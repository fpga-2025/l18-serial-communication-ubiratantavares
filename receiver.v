==> flow/design.v <==
module receiver (
    input clk,
    input rstn,
    output reg ready,
    output reg [6:0] data_out,
    output reg parity_ok_n,
    input serial_in
);
    reg [3:0] bit_cnt;
    reg [7:0] shift_reg;
    reg [1:0] state;
    localparam IDLE = 2'd0;
    localparam RECEIVE = 2'd1;
    localparam DONE = 2'd2;
    always @(posedge clk or negedge rstn) begin
        if (!rstn) begin
            state <= IDLE;
            bit_cnt <= 0;
            shift_reg <= 0;
            data_out <= 0;
            ready <= 0;
            parity_ok_n <= 1;
        end else begin
            case (state)
                IDLE: begin
                    ready <= 0;
                    if (serial_in == 0) begin
                        bit_cnt <= 0;
                        state <= RECEIVE;
                    end
                end
                RECEIVE: begin
                    shift_reg[bit_cnt] <= serial_in;
                    bit_cnt <= bit_cnt + 1;
                    if (bit_cnt == 7) begin
                        state <= DONE;
                    end
                end
                DONE: begin
                    data_out <= shift_reg[6:0];
                    parity_ok_n <= (^shift_reg[6:0]) ^ shift_reg[7];  
                    ready <= 1;
                    state <= IDLE;
                end
            endcase
        end
    end
endmodule
# From RTL to reports: receiver
# What the tools print for receiver, step after step.
# Lines are those of the file above, counted from 1.
# Operators carry their Yosys type and port widths (W data, S select, Z words).
# Library cell names are shortened.
# Not given: n/a
# inputs
top_module	receiver
clk_port	clk
cell_library	sky130hd
pvt_corner	tt_025C_1v80

# Word level
# Counts by Yosys on the flattened word-level netlist (proc, flatten, opt, wreduce; memories kept). Register bits leave out memories and registers merged into their read ports (data or address). Print and check cells are left out. Cells with the same type and inputs are merged into one.
# bits
reg_bits	23
output_inout_bits	9
wordCells	32
# classes
add_sub_neg	2
n_eq	5
shift	2
n_mux	6
bitwise	4
n_reduce_logical	7
# ops
operator	n
$shift A1 B5 Y8	1
$shift A1 B5 Y8 const A	1
$and A8 B8 Y8	1
$or A8 B8 Y8	1
$not A8 Y8	1
$pmux W4 S2	1
$reduce_xor A7 Y1	1
$pmux W2 S3	1
$neg A4 Y5	1
$ne A2 B2 Y1 const B	2
$reduce_bool A2 Y1	2
$add A4 B1 Y4 const B	1
$eq A4 B3 Y1 const B	1
$mux W4	1
$mux W2	2
$reduce_and A3 Y1	1
$reduce_bool A3 Y1	1
$eq A2 B1 Y1 const B	1
$eq A2 B2 Y1 const B	1
$logic_not A2 Y1	1
$reduce_and A2 Y1	1
$pmux W1 S2	1
$xor A1 B1 Y1	1

# Logic depth
# Depth = most cells in a row (Yosys ltp): at word level without a register or memory, in the mapped netlist without a sequential cell, where the memories' decode and read muxes count.
# logic_depth
depth_word	5
abc_area	1
mapped_depth	9
mapped_depth_nobuf	9

# After synthesis
# Source: synth_stat.txt of the flow (Yosys; design flattened, memories mapped). It holds for the ABC_AREA given above (unset counts as 0); a run with the other value may have another netlist.
# synth_totals
cells	162
mapped_area_mm2	0.0012562
seq_area_mm2	0.0006031
ff_cells	24
n_buf	2
# types
type	n	area_total_um2
dfrtp_1	22	550.528
nand2_1	60	225.216
inv_1	18	67.565
ha_1	5	62.56
o21ai_0	11	55.053
dfstp_2	2	52.55
nand3_1	9	45.043
o21ai_1	6	30.029
nor2_1	7	26.275
nor2_4	2	22.522
nor3_1	4	20.019
inv_2	4	15.014
nand2_4	1	11.261
o21ai_2	1	8.758
xnor2_1	1	8.758
xor2_1	1	8.758
a22oi_1	1	7.507
nand2_2	1	6.256
# Not listed: further types 6, cells in them 6.

# Path before layout
# OpenSTA on the mapped netlist: ideal clock, no wires. The path of least setup slack (recovery checks aside). Input and output delay are each 20% of the period. Register names are those of the netlist, which keeps one name where synthesis merged equal registers.
# synth_timing
path_kind	reg2reg
startpoint	reg bit_cnt[0]
endpoint	reg shift_reg[0]
tclk_ns	2.31
setup_time_ns	0.120
launch_ns	0.000
t_arrival_ns	1.350
path_slack_ns	0.840
delay_ns	1.470
driving_pins	7
period_less_setup_slack_ns	1.47
# "delay_ns" = arrival - input delay + setup time.
# "driving_pins" counts driving pins, that of a launching flip-flop among them; a cell with two outputs on the path counts twice.
# "period_less_setup_slack_ns" = period - worst setup slack (recovery checks aside). The figure is calculated, with input and output delays left at 20% of the set period.
# Between the ends stands the longest chain of elaborated cells between them, by number of cells; it is not shown to be the way that was timed. Of several equally long chains one is given.
# A line is the first line of the expression or statement that the cell stems from. Yosys adds cells for indexed reads and writes and turns some case tables into memories.
# At most two assigning lines are given for a register; there are more.
# synth_between
cell_sequence	dfrtp_1 > inv_2 > ha_1 > nor3_1 > nand4_1 > o21ai_0 > inv_1
elab_chain_cells	5
cone_cells	6
# synth_rtl
element	line_no	source
start, declared	9	reg [3:0] bit_cnt;
start, assigned	18	bit_cnt <= 0;
start, assigned	34	bit_cnt <= bit_cnt + 1;
$neg A4 Y5	33	shift_reg[bit_cnt] <= serial_in;
$shift A1 B5 Y8	33
$not A8 Y8	33
$and A8 B8 Y8	33
$or A8 B8 Y8	33
end, assigned	19	shift_reg <= 0;
end, assigned	33
end, declared	10	reg [7:0] shift_reg;

# Worst path after layout
# From the final timing report of run B: the path of least setup slack in the routed layout; clock arrival at registers is part of the times.
# layout_timing
path_kind	reg2reg
startpoint	reg bit_cnt[2]
endpoint	reg shift_reg[1]
tclk_ns	1.17
setup_time_ns	0.11
launch_ns	0.27
t_arrival_ns	1.56
path_slack_ns	-0.23
driving_pins	8
# Between the ends stands the longest chain of elaborated cells between them, by number of cells; it is not shown to be the way that was timed. Of several equally long chains one is given.
# At most two assigning lines are given for a register; there are more.
# layout_between
cell_sequence	dfrtp_2 > buf_4 > xnor2_4 > nand2_2 > nor2_4 > nand2_1 > nand2_1 > o21ai_1
elab_chain_cells	5
cone_cells	6
# layout_rtl
element	line_no	source
start, declared	9	reg [3:0] bit_cnt;
start, assigned	18	bit_cnt <= 0;
start, assigned	34	bit_cnt <= bit_cnt + 1;
$neg A4 Y5	33	shift_reg[bit_cnt] <= serial_in;
$shift A1 B5 Y8	33
$not A8 Y8	33
$and A8 B8 Y8	33
$or A8 B8 Y8	33
end, assigned	19	shift_reg <= 0;
end, assigned	33
end, declared	10	reg [7:0] shift_reg;

Flow measurements of receiver on sky130hd: 2 stored runs with different settings, listed in no order. Input and output delays are each 20% of the period that was set; the output load is 0.01 pF.
By "clock_period_reached_ns" is meant the clock period of the run minus its worst setup slack. This is arithmetic on one report: input and output delays are still those of the set period (20% each).
"timing.worst_path_ns" = time allowed to the worst setup path (clock period - input delay - output delay, where it has them) - its slack; a late launch clock adds to it, a late capture clock takes from it.
By "fin_power_mw" is meant OpenSTA's value without simulated activity: inputs other than the clock are taken to toggle once in ten clock periods, and the tool carries that through the logic.

Run A, flow files:
==> flow/run.sh <==
#!/bin/bash
# the make line also repeats the synthesis and layout settings of config.mk as NAME=value (left out here)
make -C /OpenROAD-flow-scripts/flow DESIGN_CONFIG=/design/flow/config.mk WORK_HOME=/design/flow/orfs CLKGATE_MAP_FILE= finish
==> flow/config.mk <==
export PLATFORM = sky130hd
export DESIGN_NAME = receiver
export DESIGN_NICKNAME = receiver
export VERILOG_FILES = /design/flow/design.v
export SDC_FILE = /design/flow/constraint.sdc
export NUM_CORES = 4
export LEC_CHECK = 0
export CAP_MARGIN = 20
export CELL_PAD_IN_SITES_DETAIL_PLACEMENT = 0
export CELL_PAD_IN_SITES_GLOBAL_PLACEMENT = 3
export CORE_ASPECT_RATIO = 1.69
export CORE_MARGIN = 2
export CORE_UTILIZATION = 72
export CTS_CLUSTER_SIZE = 43
export GPL_ROUTABILITY_DRIVEN = 1
export PLACE_DENSITY_LB_ADDON = 0.09
export SLEW_MARGIN = 20
==> flow/constraint.sdc <==
create_clock -name core_clock -period 3.17 [get_ports {clk}]
set_input_delay 0.6340 -clock core_clock [delete_from_list [all_inputs] [get_ports {clk}]]
set_output_delay 0.6340 -clock core_clock [all_outputs]
set_load 0.01 [all_outputs]

Run A: incomplete, placement halted on FLW-0024

Run B, flow files:
==> flow/run.sh <==
#!/bin/bash
# the make line also repeats the synthesis and layout settings of config.mk as NAME=value (left out here)
make -C /OpenROAD-flow-scripts/flow DESIGN_CONFIG=/design/flow/config.mk WORK_HOME=/design/flow/orfs CLKGATE_MAP_FILE= finish
==> flow/config.mk <==
export PLATFORM = sky130hd
export DESIGN_NAME = receiver
export DESIGN_NICKNAME = receiver
export VERILOG_FILES = /design/flow/design.v
export SDC_FILE = /design/flow/constraint.sdc
export NUM_CORES = 4
export LEC_CHECK = 0
export ABC_AREA = 1
export CAP_MARGIN = 20
export CELL_PAD_IN_SITES_GLOBAL_PLACEMENT = 3
export CORE_ASPECT_RATIO = 0.66
export CORE_MARGIN = 3
export CORE_UTILIZATION = 27
export GPL_ROUTABILITY_DRIVEN = 1
export GPL_TIMING_DRIVEN = 1
export MAX_ROUTING_LAYER = met5
export MIN_ROUTING_LAYER = met1
export PLACE_DENSITY = 0.88
export SETUP_SLACK_MARGIN = 0.14
export SLEW_MARGIN = 20
export TNS_END_PERCENT = 95
==> flow/constraint.sdc <==
create_clock -name core_clock -period 1.17 [get_ports {clk}]
set_input_delay 0.2340 -clock core_clock [delete_from_list [all_inputs] [get_ports {clk}]]
set_output_delay 0.2340 -clock core_clock [all_outputs]
set_load 0.01 [all_outputs]

==> results of run B, as CSV <==
result,value
finalUtil_pct,43.9
finish.stdcell_area_mm2,0.0018993
timing.worst_path_ns,1.40
critical_path_type,"reg2reg"
clock_period_reached_ns,1.395
fin_power_mw,5.753
fin_ws_ns,-0.225
tns_setup_ns,-1.755
design.die.area_mm2,0.0055249
ys_area_mm2,0.0012562
