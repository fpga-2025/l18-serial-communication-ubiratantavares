==> flow/design.v <==
module transmitter (
    input clk,
    input rstn,
    input start,
    input [6:0] data_in,
    output reg serial_out
);
    reg [3:0] bit_cnt;
    reg [7:0] shift_reg;
    reg busy;
    reg parity;
    always @(posedge clk or negedge rstn) begin
        if (!rstn) begin
            bit_cnt <= 0;
            busy <= 0;
            serial_out <= 1'b1;  
        end else begin
            if (start && !busy) begin
                parity <= ^data_in;  
                shift_reg <= {(^data_in), data_in};  
                bit_cnt <= 0;
                busy <= 1;
                serial_out <= 1'b0;  
            end else if (busy) begin
                bit_cnt <= bit_cnt + 1;
                if (bit_cnt < 8)
                    serial_out <= shift_reg[bit_cnt];
                else begin
                    serial_out <= 1'b1;  
                    busy <= 0;
                end
            end
        end
    end
endmodule
Reports on transmitter. What the tools print for transmitter, step after step. Lines are those of the file above, counted from 1. Operators: Yosys type, input widths -> output width; for muxes data width and select width s. Library cell names are shortened. The mark - stands for no value.

Top module: transmitter. Clock input: clk. Standard-cell library: sky130hd. Library corner: tt_025C_1v80.

Elaborated design. Source: Yosys, flattened and elaborated, memories not mapped. Widths are those after wreduce. Registers that Yosys merges into a memory's read port (data or address) are not register bits. Print and check cells do not count. Equal cells are merged and count once.

Reduce/logical cells: 5. Magnitude comparators: 1. The entry for mux-type cells reads 8. For shifts and indexed selects the number is 1. Add/sub/neg operators: 1.

Operators with widths (number): $shiftx 8x4->1 (1); $mux 4 (2); $reduce_xor 7->1 (1); $mux 1 (6); $add 4x1->4 const B (1); $lt 4x4->1 const B (1); $reduce_and 2->1 (1); $reduce_bool 2->1 (1); $logic_and 1x1->1 (1); $logic_not 1->1 (1).

The entry for register bits reads 14.

Depth. Longest topological path by Yosys (ltp), each cell counted once; first at word level (registers and memories cut), then after technology mapping (sequential cells cut; the memories' decode and read muxes count).

The entry for depth in word-level cells reads 4. The figure for ABC_AREA is 0. For gate-level depth with buffers the number is 4.

After synthesis. The flow's flattened synthesis, as Yosys stat reports it; memories are mapped. The netlist is that of the ABC_AREA named above (0 if unset); the other value can give another one. Totals and module areas in this step are rounded.

Cells by type (number): edfxtp_1 (8); dfrtp_1 (5); xnor2_1 (5); mux2_2 (3); dfstp_2 (1); mux4_2 (1); a22o_1 (2); xor2_1 (2); a41oi_2 (1); a21oi_1 (3); ha_1 (1); nand3_1 (2); o21ai_0 (2); nand3b_1 (1); nor3b_1 (1); nand2b_1 (1); nor2b_1 (1); buf_2 (1).

Not listed: further types 3, cells in them 3.

Buffers: 1. For mapped area the number is 630 sq um. Flip-flop cells: 14. The entry for standard cells after synthesis reads 44.

Worst setup path after synthesis. Source: OpenSTA report_checks on the synthesized netlist (no wires, ideal clock, input and output delay 20% of the period each), path of least setup slack; recovery checks are left aside. Register names are those of the netlist, which keeps one name where synthesis merged equal registers.

Kind: reg-to-reg. From: reg busy. To: reg shift_reg[0]. The figure for slack is 0.209 ns. For delay of the path the number is 1.551 ns. Clock period: 1.76 ns. Under stages stands 3. For data arrival time the number is 1.166 ns. The entry for buffers on the path reads 1. Launch time at the first pin: 0.000 ns. For synthesis period reached the number is 1.551 ns.

"delay of the path" is the arrival time less input delay plus setup time. "stages" counts driving pins, that of a launching flip-flop among them; a cell with two outputs on the path counts twice. "synthesis period reached" is the clock period less the worst setup slack; recovery checks do not enter. This is arithmetic on one report: input and output delays are still those of the set period (20% each). The rows between start and end are the longest chain of elaborated cells between them; the timing report does not say that the signal goes this way. Where chains are equally long, one stands for them. Each line given opens the expression or statement behind the cell; cells for indexed reads and writes are added by Yosys, which also makes memories of some case tables. A register here has more assigning lines than the two given.

Path through: dfrtp_1 -> buf_2 -> nor3b_1. The entry for cells in the longest elaborated chain reads 3.

RTL lines, path post-synthesis: start, declared (RTL line 10) `reg busy;`; start, assigned (RTL line 15) `busy <= 0;`; start, assigned (RTL line 22) `busy <= 1;`; $logic_not 1->1 (RTL line 18) `if (start && !busy) begin`; $logic_and 1x1->1 (RTL line 18); $reduce_and 2->1; end, assigned (RTL line 20) `shift_reg <= {(^data_in), data_in};`; end, declared (RTL line 9) `reg [7:0] shift_reg;`.

Timing after layout. From the final timing report of run A: the path of least setup slack in the routed layout; clock arrival at registers is part of the times.

Kind: input-to-reg. From: in rstn. To: reg shift_reg[7]. Launch time at the first pin: 0.29 ns. Clock period: 1.45 ns. The figure for external input delay is 0.29 ns. Under stages stands 3. The entry for buffers on the path reads 2. The figure for slack is 0.00 ns. For data arrival time the number is 1.41 ns.

The rows between start and end are the longest chain of elaborated cells between them; the timing report does not say that the signal goes this way. Where chains are equally long, one stands for them.

Path through: clkdlybuf4s50_1 -> nor3b_4 -> buf_12. The entry for cells in the longest elaborated chain reads 1.

RTL lines, path post-layout: start, declared (RTL line 3) `input rstn,`; $reduce_and 2->1; end, assigned (RTL line 20) `shift_reg <= {(^data_in), data_in};`; end, declared (RTL line 9) `reg [7:0] shift_reg;`.

Measured results for transmitter: 2 stored runs of the Yosys and OpenROAD flow on sky130hd. The settings differ; the order carries no meaning. The constraints put input and output delay at 20% of the set period each and load the outputs with 0.01 pF. "critical setup path time" = time allowed to the worst setup path (clock period - input delay - output delay, where it has them) - its slack; a late launch clock adds to it, a late capture clock takes from it. "power consumption" is the tool's figure for a default switching activity; nothing was simulated. The measured numbers are rounded.

Run A has these settings: period_ns 1.45; CORE_UTILIZATION 15; SETUP_SLACK_MARGIN -0.13; PLACE_DENSITY_LB_ADDON 0.24; CORE_ASPECT_RATIO 1.96; CELL_PAD_IN_SITES_GLOBAL_PLACEMENT 3; TNS_END_PERCENT 20; ABC_AREA 0; GPL_TIMING_DRIVEN 0; CTS_CLUSTER_DIAMETER 162; SLEW_MARGIN 10; MIN_ROUTING_LAYER met1; MAX_ROUTING_LAYER met5; CAP_MARGIN 20; CORE_MARGIN 2. The die outline area stands at 4800 sq um. The netlist area reported by Yosys comes to 630 sq um. For the utilization of the finished layout the run shows 21%. The measured power consumption is 1400 µW. The setup slack of the worst path is -0.002 ns. The critical setup path time stands at 1.16 ns. Critical path type: input-to-reg.

Run B has these settings: period_ns 1.05; CORE_UTILIZATION 51; SETUP_SLACK_MARGIN 0.13; PLACE_DENSITY_LB_ADDON 0.17; CORE_ASPECT_RATIO 0.75; CORE_MARGIN 3; CELL_PAD_IN_SITES_GLOBAL_PLACEMENT 3; CELL_PAD_IN_SITES_DETAIL_PLACEMENT 0; TNS_END_PERCENT 55; ABC_AREA 1; GPL_ROUTABILITY_DRIVEN 0; CTS_CLUSTER_SIZE 28; CTS_CLUSTER_DIAMETER 68; CAP_MARGIN 10; SLEW_MARGIN 20. Outcome: no final report: placement broke off with FLW-0024.
